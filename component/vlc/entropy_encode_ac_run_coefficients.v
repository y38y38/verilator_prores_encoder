==> flow/design.v <==
localparam MAX_BLOCK_NUM = 32'd32;
localparam MAX_PIXEL_NUM =	32'd64;
localparam BYTE_PER_PIXEL =	32'd2;
`timescale 1ns / 1ps
module entropy_encode_ac_run_coefficients(
	input clk,
	input reset_n,
	input wire input_enable,
	input [31:0] Coeff,
	output reg output_valid_n,
	output reg [31:0] sum_n_n_n,
	output reg [31:0] codeword_length_n_n_n
);
reg [31:0] sum_n;
reg [31:0] sum_n_n;
reg [31:0] codeword_length;
reg [31:0] codeword_length_n;
reg [31:0] codeword_length_n_n;
reg [31:0] previousRun;
reg signed [31:0] run;
reg signed [31:0] run_n;
reg [1:0] is_add_setbit;
reg [2:0] k;
wire [31:0] exp_golomb_sum;
wire [31:0] exp_golomb_codeword_length;
wire [31:0] rice_sum;
wire [31:0] rice_codeword_length;
reg [31:0] q;
reg valid_1clk;
reg valid_2clk;
reg exp_golomb_code_valid;
reg rice_golomb_code_valid;
always @(posedge clk, negedge reset_n) begin
	if (!reset_n) begin
		previousRun <= 32'h4;
		run <= 32'h0;
		valid_1clk <= 1'h0;
		valid_2clk <= 1'h0;
		exp_golomb_code_valid <= 1'b0;
		rice_golomb_code_valid <= 1'b0;
	end else begin
		if (input_enable) begin
			if (Coeff != 0) begin
				if ((previousRun == 0) || (previousRun == 1)) begin
					if (run < 3) begin
						rice_golomb_code_valid <= input_enable;
						exp_golomb_code_valid <= 1'b0;
						is_add_setbit<=2'h0;
						k <= 0; 
						run_n <= run; 
						q = run;
					end else begin
						rice_golomb_code_valid <= 1'b0;
						exp_golomb_code_valid <= input_enable;
						is_add_setbit<=2'h3;
						k <= 1;
						run_n <= run - 3;
					end
				end else if ((previousRun == 2) || (previousRun == 3)) begin
					if (run < 2) begin
						rice_golomb_code_valid <= input_enable;
						exp_golomb_code_valid <= 1'b0;
						is_add_setbit<=2'h0;
						k <= 0;
						run_n <= run;
						q = run;
					end else begin
						rice_golomb_code_valid <= 1'b0;
						exp_golomb_code_valid <= input_enable;
						is_add_setbit<=2'h2;
						k <= 1;
						run_n <= run - 2;
					end
				end else if ((previousRun == 4)) begin
					rice_golomb_code_valid <= 1'b0;
					exp_golomb_code_valid <= input_enable;
					is_add_setbit <= 2'h0;
					k <= 0;
					run_n <= run;
				end else if ((previousRun >= 5) && (previousRun <= 8)) begin
					if (run < 4) begin
						rice_golomb_code_valid <= input_enable;
						exp_golomb_code_valid <= 1'b0;
						is_add_setbit<=2'h0;
						k <= 1;
						run_n <= run;
						q = run>>1;
					end else begin
						rice_golomb_code_valid <= 1'b0;
						exp_golomb_code_valid <= input_enable;
						is_add_setbit<=2'h2;
						k <= 2;
						run_n <= run - 4;
					end
				end else if ((previousRun >= 9) && (previousRun <= 14)) begin
					rice_golomb_code_valid <= 1'b0;
					exp_golomb_code_valid <= input_enable;
					is_add_setbit <= 2'h0;
					k <= 1;
					run_n <= run;
				end else begin
					rice_golomb_code_valid <= 1'b0;
					exp_golomb_code_valid <= input_enable;
					is_add_setbit <= 2'h0;
					k <= 2;
					run_n <= run;
				end
				previousRun <= run;
				run <= 0;
			end else begin
				run <= run + 1;
				rice_golomb_code_valid <= 1'b0;
				exp_golomb_code_valid <= 1'b0;
			end
		end else begin
			rice_golomb_code_valid <= 1'b0;
			exp_golomb_code_valid <= 1'b0;
		end
	end
end
wire rice_output_valid;
wire exp_output_valid;
exp_golomb_code exp_golomb_code_inst(
	.reset_n(reset_n),
	.clk(clk),
	.input_valid(exp_golomb_code_valid),
	.val(run_n),
	.is_add_setbit(is_add_setbit),
	.k(k),
	.is_ac_level(0),
	.is_ac_minus_n(0),
	.output_valid(exp_output_valid),
	.sum_n(exp_golomb_sum),
	.codeword_length(exp_golomb_codeword_length) 
);
golomb_rice_code golomb_rice_code_inst(
	.reset_n(reset_n),
	.clk(clk),
	.input_valid(rice_golomb_code_valid),
	.k(k),
	.val(run_n),
	.is_ac_level(0),
	.is_minus_n(0),
	.output_valid(rice_output_valid),
	.sum_n(rice_sum),
	.codeword_length(rice_codeword_length)
);
reg output_valid;
always @(posedge clk, negedge reset_n) begin
	if (!reset_n) begin
		sum_n_n <= 0;
		codeword_length_n_n <= 0;
		output_valid <= 1'b0;
	end else begin
		if (rice_output_valid == 1'b1) begin
			sum_n_n <= rice_sum;
			codeword_length_n_n <= rice_codeword_length;
			output_valid <= 1'b1;
		end else if (exp_output_valid == 1'b1) begin
			sum_n_n <= exp_golomb_sum;
			output_valid <= 1'b1;
			codeword_length_n_n <= exp_golomb_codeword_length; 
		end else  begin
			sum_n_n <= 0;
			codeword_length_n_n <= 0;
			output_valid <= 1'b0;
		end
	end
end
always @(posedge clk, negedge reset_n) begin
	if (!reset_n) begin
		codeword_length_n_n_n <= 0;
		sum_n_n_n <= 0;
		output_valid_n <= 0;
	end else begin
		sum_n_n_n <= sum_n_n;
		codeword_length_n_n_n <= codeword_length_n_n; 
		output_valid_n <= output_valid;
	end
end
endmodule
`timescale 1ns / 1ps
module exp_golomb_code(
	input reset_n,
	input clk,
	input input_valid,
	input [31:0] val,
	input [1:0] is_add_setbit,
	input [2:0]k,
	input is_ac_level,
	input is_ac_minus_n,
	output wire output_valid,
	output reg [31:0] sum_n,
	output reg [31:0] codeword_length
);
reg [31:0] sum;
reg [31:0] q;
reg  [1:0] is_add_setbit_n;
reg [2:0] k_n;
reg is_ac_level_n;
reg valid_1clk;
always @(posedge clk, negedge reset_n) begin
	if (!reset_n) begin
		valid_1clk <= 1'b0;
	end else begin
		valid_1clk <= input_valid;
	end
end
always @(posedge clk, negedge reset_n) begin
	if (!reset_n) begin
		k_n <= 3'h0;
		is_add_setbit_n <= 2'h0;
		is_ac_level_n <= 1'b0;
	end else begin
		k_n <= k;
		is_add_setbit_n <= is_add_setbit;
		is_ac_level_n <= is_ac_level;
	end
end
always @(posedge clk, negedge reset_n) begin
	if (!reset_n) begin
		valid_1clk <= 1'b0;
	end else begin
		if (is_ac_level) begin
			if (is_ac_minus_n) begin
				sum <= (val + (1<<k))<<1|1; 
			end else begin
				sum <= (val + (1<<k))<<1|0;
			end
		end else begin
			sum <= (val + (1<<k));
		end
	end
end
always @(posedge clk, negedge reset_n) begin
	if(!reset_n) begin
		q <= 32'h0;
	end else begin
		casez(val + (1<<(k)))
			32'b1zzz_zzzz_zzzz_zzzz_zzzz_zzzz_zzzz_zzzz: q <= 32'h00_001f - {29'h0, k}; 
			32'b01zz_zzzz_zzzz_zzzz_zzzz_zzzz_zzzz_zzzz: q <= 32'h00_001e - {29'h0,k};
			32'b001z_zzzz_zzzz_zzzz_zzzz_zzzz_zzzz_zzzz: q <= 32'h00_001d - {29'h0,k};
			32'b0001_zzzz_zzzz_zzzz_zzzz_zzzz_zzzz_zzzz: q <= 32'h00_001c - {29'h0,k};
			32'b0000_1zzz_zzzz_zzzz_zzzz_zzzz_zzzz_zzzz: q <= 32'h00_001b - {29'h0,k};
			32'b0000_01zz_zzzz_zzzz_zzzz_zzzz_zzzz_zzzz: q <= 32'h00_001a - {29'h0,k};
			32'b0000_001z_zzzz_zzzz_zzzz_zzzz_zzzz_zzzz: q <= 32'h00_0019 - {29'h0,k};
			32'b0000_0001_zzzz_zzzz_zzzz_zzzz_zzzz_zzzz: q <= 32'h00_0018 - {29'h0,k};
			32'b0000_0000_1zzz_zzzz_zzzz_zzzz_zzzz_zzzz: q <= 32'h00_0017 - {29'h0,k};
			32'b0000_0000_01zz_zzzz_zzzz_zzzz_zzzz_zzzz: q <= 32'h00_0016 - {29'h0,k};
			32'b0000_0000_001z_zzzz_zzzz_zzzz_zzzz_zzzz: q <= 32'h00_0015 - {29'h0,k};
			32'b0000_0000_0001_zzzz_zzzz_zzzz_zzzz_zzzz: q <= 32'h00_0014 - {29'h0,k};
			32'b0000_0000_0000_1zzz_zzzz_zzzz_zzzz_zzzz: q <= 32'h00_0013 - {29'h0,k};
			32'b0000_0000_0000_01zz_zzzz_zzzz_zzzz_zzzz: q <= 32'h00_0012 - {29'h0,k};
			32'b0000_0000_0000_001z_zzzz_zzzz_zzzz_zzzz: q <= 32'h00_0011 - {29'h0,k};
			32'b0000_0000_0000_0001_zzzz_zzzz_zzzz_zzzz: q <= 32'h00_0010 - {29'h0,k};
			32'b0000_0000_0000_0000_1zzz_zzzz_zzzz_zzzz: q <= 32'h00_000f - {29'h0,k};
			32'b0000_0000_0000_0000_01zz_zzzz_zzzz_zzzz: q <= 32'h00_000e - {29'h0,k};
			32'b0000_0000_0000_0000_001z_zzzz_zzzz_zzzz: q <= 32'h00_000d - {29'h0,k};
			32'b0000_0000_0000_0000_0001_zzzz_zzzz_zzzz: q <= 32'h00_000c - {29'h0,k};
			32'b0000_0000_0000_0000_0000_1zzz_zzzz_zzzz: q <= 32'h00_000b - {29'h0,k};
			32'b0000_0000_0000_0000_0000_01zz_zzzz_zzzz: q <= 32'h00_000a - {29'h0,k};
			32'b0000_0000_0000_0000_0000_001z_zzzz_zzzz: q <= 32'h00_0009 - {29'h0,k};
			32'b0000_0000_0000_0000_0000_0001_zzzz_zzzz: q <= 32'h00_0008 - {29'h0,k};
			32'b0000_0000_0000_0000_0000_0000_1zzz_zzzz: q <= 32'h00_0007 - {29'h0,k};
			32'b0000_0000_0000_0000_0000_0000_01zz_zzzz: q <= 32'h00_0006 - {29'h0,k};
			32'b0000_0000_0000_0000_0000_0000_001z_zzzz: q <= 32'h00_0005 - {29'h0,k};
			32'b0000_0000_0000_0000_0000_0000_0001_zzzz: q <= 32'h00_0004 - {29'h0,k};
			32'b0000_0000_0000_0000_0000_0000_0000_1zzz: q <= 32'h00_0003 - {29'h0,k};
			32'b0000_0000_0000_0000_0000_0000_0000_01zz: q <= 32'h00_0002 - {29'h0,k};
			32'b0000_0000_0000_0000_0000_0000_0000_001z: q <= 32'h00_0001 - {29'h0,k};
			32'b0000_0000_0000_0000_0000_0000_0000_0001: q <= 32'h00_0000 - {29'h0,k};
			32'b0000_0000_0000_0000_0000_0000_0000_0000: q <= 32'h00_0000 - {29'h0,k};
		endcase
	end
end
reg valid_2clk;
always @(posedge clk, negedge reset_n) begin
	if (!reset_n) begin
		valid_2clk <= 1'b0;
	end else begin
		valid_2clk <= valid_1clk;
	end
end
always @(posedge clk, negedge reset_n) begin
	if (!reset_n) begin
		sum_n <= 32'h0;
	end else begin
		sum_n <= sum;
	end
end
always @(posedge clk, negedge reset_n) begin
	if (!reset_n) begin
	end else begin
		if (is_ac_level_n) begin
			codeword_length <= (2 * q) + {29'h0, k_n} + 2 + {30'h0, is_add_setbit_n}; 
		end else begin
			codeword_length <= (2 * q) + {29'h0,k_n} + 1 + {30'h0,is_add_setbit_n};
		end
	end
end
assign output_valid = valid_2clk;
endmodule
`timescale 1ns / 1ps
module golomb_rice_code(
	input reset_n,
	input clk,
	input input_valid,
	input [2:0] k,
	input [31:0] val,
	input is_ac_level,
	input is_minus_n,
	output wire output_valid,
	output reg [31:0] sum_n,
	output reg [31:0] codeword_length
 );
 reg is_minus_n_n;
 reg is_ac_level_n;
 reg [31:0] q;
 reg  [2:0] k_n;
 reg [31:0] sum;
always @(posedge clk, negedge reset_n) begin
	if (!reset_n) begin
		is_minus_n_n <= 1'b0;
		is_ac_level_n <= 1'b0;
	end else begin
		is_minus_n_n <= is_minus_n;
		is_ac_level_n <= is_ac_level;		
	end
end
reg valid_2clk;
always @(posedge clk, negedge reset_n) begin
	if (!reset_n) begin
		sum_n <= 32'h0;
		k_n <= 3'h0;
		valid_2clk <= 1'b0;
	end else begin
		if (k_n!= 0) begin
			sum_n <= sum;
		end
		k_n <= k;
		valid_2clk <= valid_1clk;
	end
end
assign output_valid = valid_2clk;
reg valid_1clk;
always @(posedge clk, negedge reset_n) begin
	if (!reset_n) begin
		sum <= 32'h0;
		valid_1clk <= 1'b0;
	end else begin
		q <= val >> k;
		if (k != 0) begin
			if (is_ac_level) begin
				if (is_minus_n) begin
					sum <= (((1<<k) | (val & ((1<<k) - 1))) << 1)|1;
				end else begin
					sum <= (((1<<k) | (val & ((1<<k) - 1))) << 1)|0;
				end
			end else begin
				sum <= (1<<k) | (val & ((1<<k) - 1));
			end
		end
		valid_1clk <= input_valid;
	end
end
always @(posedge clk, negedge reset_n) begin
	if (!reset_n) begin
		codeword_length <= 32'h0;
	end else begin
		if (k_n==0) begin
			if (is_ac_level_n) begin
				if (is_minus_n_n) begin
					sum_n <= 3;
				end else begin
					sum_n <= 2;
				end
				codeword_length <= q + 2;
			end else begin
				sum_n <= 1;
				codeword_length <= q + 1;
			end
		end else begin
			if (is_ac_level_n) begin
				codeword_length <= q + 2 + {29'h0, k_n};
			end else begin
				codeword_length <= q + 1 + {29'h0, k_n};
			end
		end
	end
end
endmodule
== From RTL to reports: entropy_encode_ac_run_coefficients ==
What the tools print for entropy_encode_ac_run_coefficients, step after step.
Line numbers count from 1 in the design file above.
Cell names lack the library's common part.
A cell with -- has no value.

* Design top: entropy_encode_ac_run_coefficients
* Clock input: clk
* Standard-cell library: sky130hd
* Corner: tt_025C_1v80

== After elaboration ==
Counts by Yosys on the flattened word-level netlist (proc, flatten, opt, wreduce; memories kept). Register bits leave out memories and registers merged into their read ports (data or address); mux counts leave out enables and synchronous resets folded into registers. Print and check cells are left out.

* Flip-flop bits (word level): 237
* Bits in latches: 0
* RAM bits: 0
* Bits in read-only memories: 0
* Clocked read ports x word width: 0
* Memory cells: 0
* Bits of input ports: 35
* Output and inout port bits: 65
* Cells after elaboration: 72

* Add/subtract/negate cells: 6
* Multipliers: 0
* Div/mod/pow operators: 0
* $lt $le $gt $ge: 7
* Eq/ne operators: 4
* Shift-type cells: 1
* Multiplexer cells: 29
* Bitwise gates (word level): 0
* Reductions and logical operators: 9

{| class="wikitable"
|+ Operators with widths
! operator !! count
|-
| 32-bit two-way mux || 10
|-
| 32-bit by 2-bit equality test with 1-bit output with constant B || 2
|-
| 32-bit by 3-bit subtractor with 32-bit output with constant B || 2
|-
| 32-bit by 3-bit < comparator with 1-bit output with constant B || 2
|-
| 32-bit by 4-bit <= comparator with 1-bit output with constant B || 2
|-
| 32-bit by 1-bit adder with 32-bit output with constant B || 1
|-
| 32-bit by 1-bit equality test with 1-bit output with constant B || 1
|-
| 32-bit by 2-bit adder with 32-bit output with constant B || 1
|-
| 32-bit by 3-bit adder with 32-bit output || 1
|-
| 32-bit by 3-bit greater-or-equal comparator with 1-bit output with constant B || 1
|-
| 32-bit by 3-bit equality test with 1-bit output with constant B || 1
|-
| 32-bit by 3-bit right shift with 32-bit output || 1
|-
| 32-bit by 4-bit subtractor with 32-bit output with constant B || 1
|-
| 32-bit by 4-bit greater-or-equal comparator with 1-bit output with constant B || 1
|-
| 32-bit by 4-bit < comparator with 1-bit output with constant B || 1
|-
| 32-bit logical NOT || 1
|-
| 32-bit nonzero test || 1
|-
| 1-bit two-way mux || 13
|-
| 2-bit two-way mux || 6
|-
| 3-bit logical NOT || 1
|-
| 3-bit AND reduction || 1
|-
| 1-bit logical AND || 2
|-
| 1-bit logical OR || 2
|-
| 2-bit AND reduction || 1
|}

== Logic depth ==
Yosys ltp: most cells in a row. Word level: on the elaborated netlist, between registers, memories and ports. Mapped: between sequential cells and ports; inverters and the memories' decode and read muxes count.

* Depth in word-level cells: 8
* ABC_AREA: 0
* Mapped depth: 11
* Gate-level depth less buffers: 9

== Netlist ==
Yosys stat after the flow's synthesis: flattened, memories mapped to cells. It holds for the ABC_AREA given above (unset counts as 0); a run with the other value may have another netlist.

{| class="wikitable"
|+ Cells by type
! cell type !! count !! total area (um^2)
|-
| dfrtp_1 || 166 || 4.15E+03
|-
| edfxtp_1 || 66 || 1.98E+03
|-
| mux4_2 || 27 || 608.083
|-
| nand2_1 || 158 || 593.069
|-
| xor2_1 || 52 || 455.437
|-
| xnor2_1 || 40 || 350.336
|-
| nor2_1 || 76 || 285.274
|-
| buf_4 || 32 || 240.23
|-
| and2_1 || 34 || 212.704
|-
| clkbuf_1 || 56 || 210.202
|-
| nor4_1 || 33 || 206.448
|-
| o21ai_0 || 33 || 165.158
|-
| nand3_1 || 28 || 140.134
|-
| nand4_1 || 21 || 131.376
|-
| nor3_1 || 23 || 115.11
|-
| ha_1 || 9 || 112.608
|-
| and3_1 || 17 || 106.352
|-
| a21oi_1 || 18 || 90.086
|}

Not listed: further types 54, cells in them 163.

* Cells in the netlist: 1052
* Cell area after synthesis: 11451.0 um^2
* Area of sequential cells: 6162.2 um^2
* Flip-flop cells: 233
* Buffers: 98

== Worst setup path after synthesis ==
Path of least setup slack by OpenSTA after synthesis, without wires, with an ideal clock, recovery checks aside; 20% of the period is set as input and as output delay. Where synthesis merged equal registers, the netlist keeps one of their names.

* Path type: reg-to-reg
* Start point: register run[3]
* End point: register run_n[21]
* Clock period: 3080 ps
* Setup time: 266 ps
* Launch time at the first pin: 0 ps
* Arrival time: 2997 ps
* Data required time: 2814 ps
* Setup slack: -183 ps
* Path delay: 3263 ps
* Driving pins on the path: 12
* Buffers on the path: 2
* Period reached after synthesis: 3263 ps

"path delay" is the arrival time less input delay plus setup time.
"driving pins on the path": output pins that drive a net of the path, with the launching flip-flop's if there is one; two outputs of one cell count as two.
"period reached after synthesis" is the clock period less the worst setup slack; recovery checks do not enter. This is arithmetic on one report: input and output delays are still those of the set period (20% each).
Between the ends stands the longest chain of elaborated cells between them, by number of cells; it is not shown to be the way that was timed. Of several equally long chains one is given.
Each line given opens the expression or statement behind the cell; cells for indexed reads and writes are added by Yosys, which also makes memories of some case tables.
At most two assigning lines are given for a register; there are more.

* Path through: dfrtp_1 clkbuf_1 inv_1 ha_1 or4b_2 or4_4 or4_1 a211o_1 nand3_2 buf_6 nor3_1 xor2_1
* Length of the longest elaborated chain: 6
* Elaborated cells on any way between the ends: 13
* RTL lines with such cells: 10
* Those cells by class: add/sub: 3; compare: 3; mux: 7

{| class="wikitable"
|+ RTL lines, path after synthesis
! element !! RTL line !! source
|-
| from (decl) || 20 || <nowiki>reg signed [31:0] run;</nowiki>
|-
| from (assign) || 36 || <nowiki>run <= 32'h0;</nowiki>
|-
| from (assign) || 111 || <nowiki>run <= run + 1;</nowiki>
|-
| 32-bit by 4-bit subtractor with 32-bit output || 93 || <nowiki>run_n <= run - 4;</nowiki>
|-
| 32-bit two-way mux || 81 || <nowiki>if (run < 4) begin</nowiki>
|-
| 32-bit two-way mux || 80 || <nowiki>end else if ((previousRun >= 5) && (previousRun <= 8)) begin</nowiki>
|-
| 32-bit two-way mux || 74 || <nowiki>end else if ((previousRun == 4)) begin</nowiki>
|-
| 32-bit two-way mux || 59 || <nowiki>end else if ((previousRun == 2) || (previousRun == 3)) begin</nowiki>
|-
| 32-bit two-way mux || 44 || <nowiki>if ((previousRun == 0) || (previousRun == 1)) begin</nowiki>
|-
| to (assign) || 50 || <nowiki>run_n <= run;</nowiki>
|-
| to (assign) || 57 || <nowiki>run_n <= run - 3;</nowiki>
|-
| to (decl) || 21 || <nowiki>reg signed [31:0] run_n;</nowiki>
|}

== Path in the finished layout ==
From the final timing report of record 1: the path of least setup slack in the routed layout; clock arrival at registers is part of the times.
The report prints the path's times to 10 ps; the period is as set.

* Path type: reg-to-reg
* Start point: register run[2]
* End point: register run_n[11]
* Clock period: 3870 ps
* Setup time: 270 ps
* Launch time at the first pin: 510 ps
* Arrival time: 3860 ps
* Data required time: 4130 ps
* Setup slack: 270 ps
* Driving pins on the path: 10
* Buffers on the path: 0

Between the ends stands the longest chain of elaborated cells between them, by number of cells; it is not shown to be the way that was timed. Of several equally long chains one is given.
At most two assigning lines are given for a register; there are more.

* Path through: dfrtp_1 inv_1 ha_1 or4b_2 or4_4 or4_1 a211o_1 nand3_2 nor4_1 xor2_1
* Length of the longest elaborated chain: 6
* Elaborated cells on any way between the ends: 13
* RTL lines with such cells: 10
* Those cells by class: add/sub: 3; compare: 3; mux: 7

{| class="wikitable"
|+ RTL lines, path after layout
! element !! RTL line !! source
|-
| from (decl) || 20 || <nowiki>reg signed [31:0] run;</nowiki>
|-
| from (assign) || 36 || <nowiki>run <= 32'h0;</nowiki>
|-
| from (assign) || 111 || <nowiki>run <= run + 1;</nowiki>
|-
| 32-bit by 4-bit subtractor with 32-bit output || 93 || <nowiki>run_n <= run - 4;</nowiki>
|-
| 32-bit two-way mux || 81 || <nowiki>if (run < 4) begin</nowiki>
|-
| 32-bit two-way mux || 80 || <nowiki>end else if ((previousRun >= 5) && (previousRun <= 8)) begin</nowiki>
|-
| 32-bit two-way mux || 74 || <nowiki>end else if ((previousRun == 4)) begin</nowiki>
|-
| 32-bit two-way mux || 59 || <nowiki>end else if ((previousRun == 2) || (previousRun == 3)) begin</nowiki>
|-
| 32-bit two-way mux || 44 || <nowiki>if ((previousRun == 0) || (previousRun == 1)) begin</nowiki>
|-
| to (assign) || 50 || <nowiki>run_n <= run;</nowiki>
|-
| to (assign) || 57 || <nowiki>run_n <= run - 3;</nowiki>
|-
| to (decl) || 21 || <nowiki>reg signed [31:0] run_n;</nowiki>
|}

entropy_encode_ac_run_coefficients through Yosys and OpenROAD on sky130hd: 2 stored runs, unordered, with their settings and measured results. The constraints put input and output delay at 20% of the set period each and load the outputs with 0.01 pF.
"achieved clock period" is the run's clock period less its worst setup slack. It is reckoned from that one timing run; input and output delays stay at 20% of the period that was set.
"worst setup path time" is the time allowed to the run's worst setup path (the clock period less input and output delay, where it has them) less its slack. Clock arrival times count: a late capture clock shortens it, a late launch clock lengthens it.
By "power" is meant OpenSTA's value without simulated activity: inputs other than the clock are taken to toggle once in ten clock periods, and the tool carries that through the logic.
"worst setup path time" is given in steps of 10 ps.

Record 1
==> flow/run.sh <==
#!/bin/bash
# the make line also repeats the synthesis and layout settings of config.mk as NAME=value (left out here)
make -C /OpenROAD-flow-scripts/flow DESIGN_CONFIG=/design/flow/config.mk WORK_HOME=/design/flow/orfs CLKGATE_MAP_FILE= finish
==> flow/config.mk <==
export PLATFORM = sky130hd
export DESIGN_NAME = entropy_encode_ac_run_coefficients
export DESIGN_NICKNAME = entropy_encode_ac_run_coefficients
export VERILOG_FILES = /design/flow/design.v
export SDC_FILE = /design/flow/constraint.sdc
export NUM_CORES = 4
export LEC_CHECK = 0
export CAP_MARGIN = 35
export CORE_MARGIN = 2
export CORE_UTILIZATION = 68
export CTS_CLUSTER_SIZE = 14
export MAX_ROUTING_LAYER = met5
export PLACE_DENSITY_LB_ADDON = 0.29
export SLEW_MARGIN = 20
export TNS_END_PERCENT = 5
==> flow/constraint.sdc <==
create_clock -name core_clock -period 3.87 [get_ports {clk}]
set_input_delay 0.7740 -clock core_clock [delete_from_list [all_inputs] [get_ports {clk}]]
set_output_delay 0.7740 -clock core_clock [all_outputs]
set_load 0.01 [all_outputs]

==> results of record 1 <==
chip area after synthesis (Yosys): 11451.0 um^2
die area: 17893.1 um^2
utilization: 79.4 %
worst setup slack after layout: 272 ps
total negative slack: 0 ps
power: 0.005551 W
achieved clock period: 3598 ps
worst setup path time: 3600 ps
worst setup path kind: reg-to-reg

Record 2
==> flow/run.sh <==
#!/bin/bash
# the make line also repeats the synthesis and layout settings of config.mk as NAME=value (left out here)
make -C /OpenROAD-flow-scripts/flow DESIGN_CONFIG=/design/flow/config.mk WORK_HOME=/design/flow/orfs CLKGATE_MAP_FILE= finish
==> flow/config.mk <==
export PLATFORM = sky130hd
export DESIGN_NAME = entropy_encode_ac_run_coefficients
export DESIGN_NICKNAME = entropy_encode_ac_run_coefficients
export VERILOG_FILES = /design/flow/design.v
export SDC_FILE = /design/flow/constraint.sdc
export NUM_CORES = 4
export LEC_CHECK = 0
export ABC_AREA = 1
export CAP_MARGIN = 20
export CELL_PAD_IN_SITES_GLOBAL_PLACEMENT = 0
export CORE_MARGIN = 2
export CORE_UTILIZATION = 35
export CTS_CLUSTER_DIAMETER = 154
export PLACE_DENSITY_LB_ADDON = 0.07
export SETUP_SLACK_MARGIN = -0.14
export SLEW_MARGIN = 20
==> flow/constraint.sdc <==
create_clock -name core_clock -period 2.28 [get_ports {clk}]
set_input_delay 0.4560 -clock core_clock [delete_from_list [all_inputs] [get_ports {clk}]]
set_output_delay 0.4560 -clock core_clock [all_outputs]
set_load 0.01 [all_outputs]

==> results of record 2 <==
chip area after synthesis (Yosys): 13080.0 um^2
die area: 38933.2 um^2
utilization: 46.2 %
worst setup slack after layout: -27 ps
total negative slack: -71 ps
power: 0.009205 W
achieved clock period: 2307 ps
worst setup path time: 2310 ps
worst setup path kind: reg-to-reg
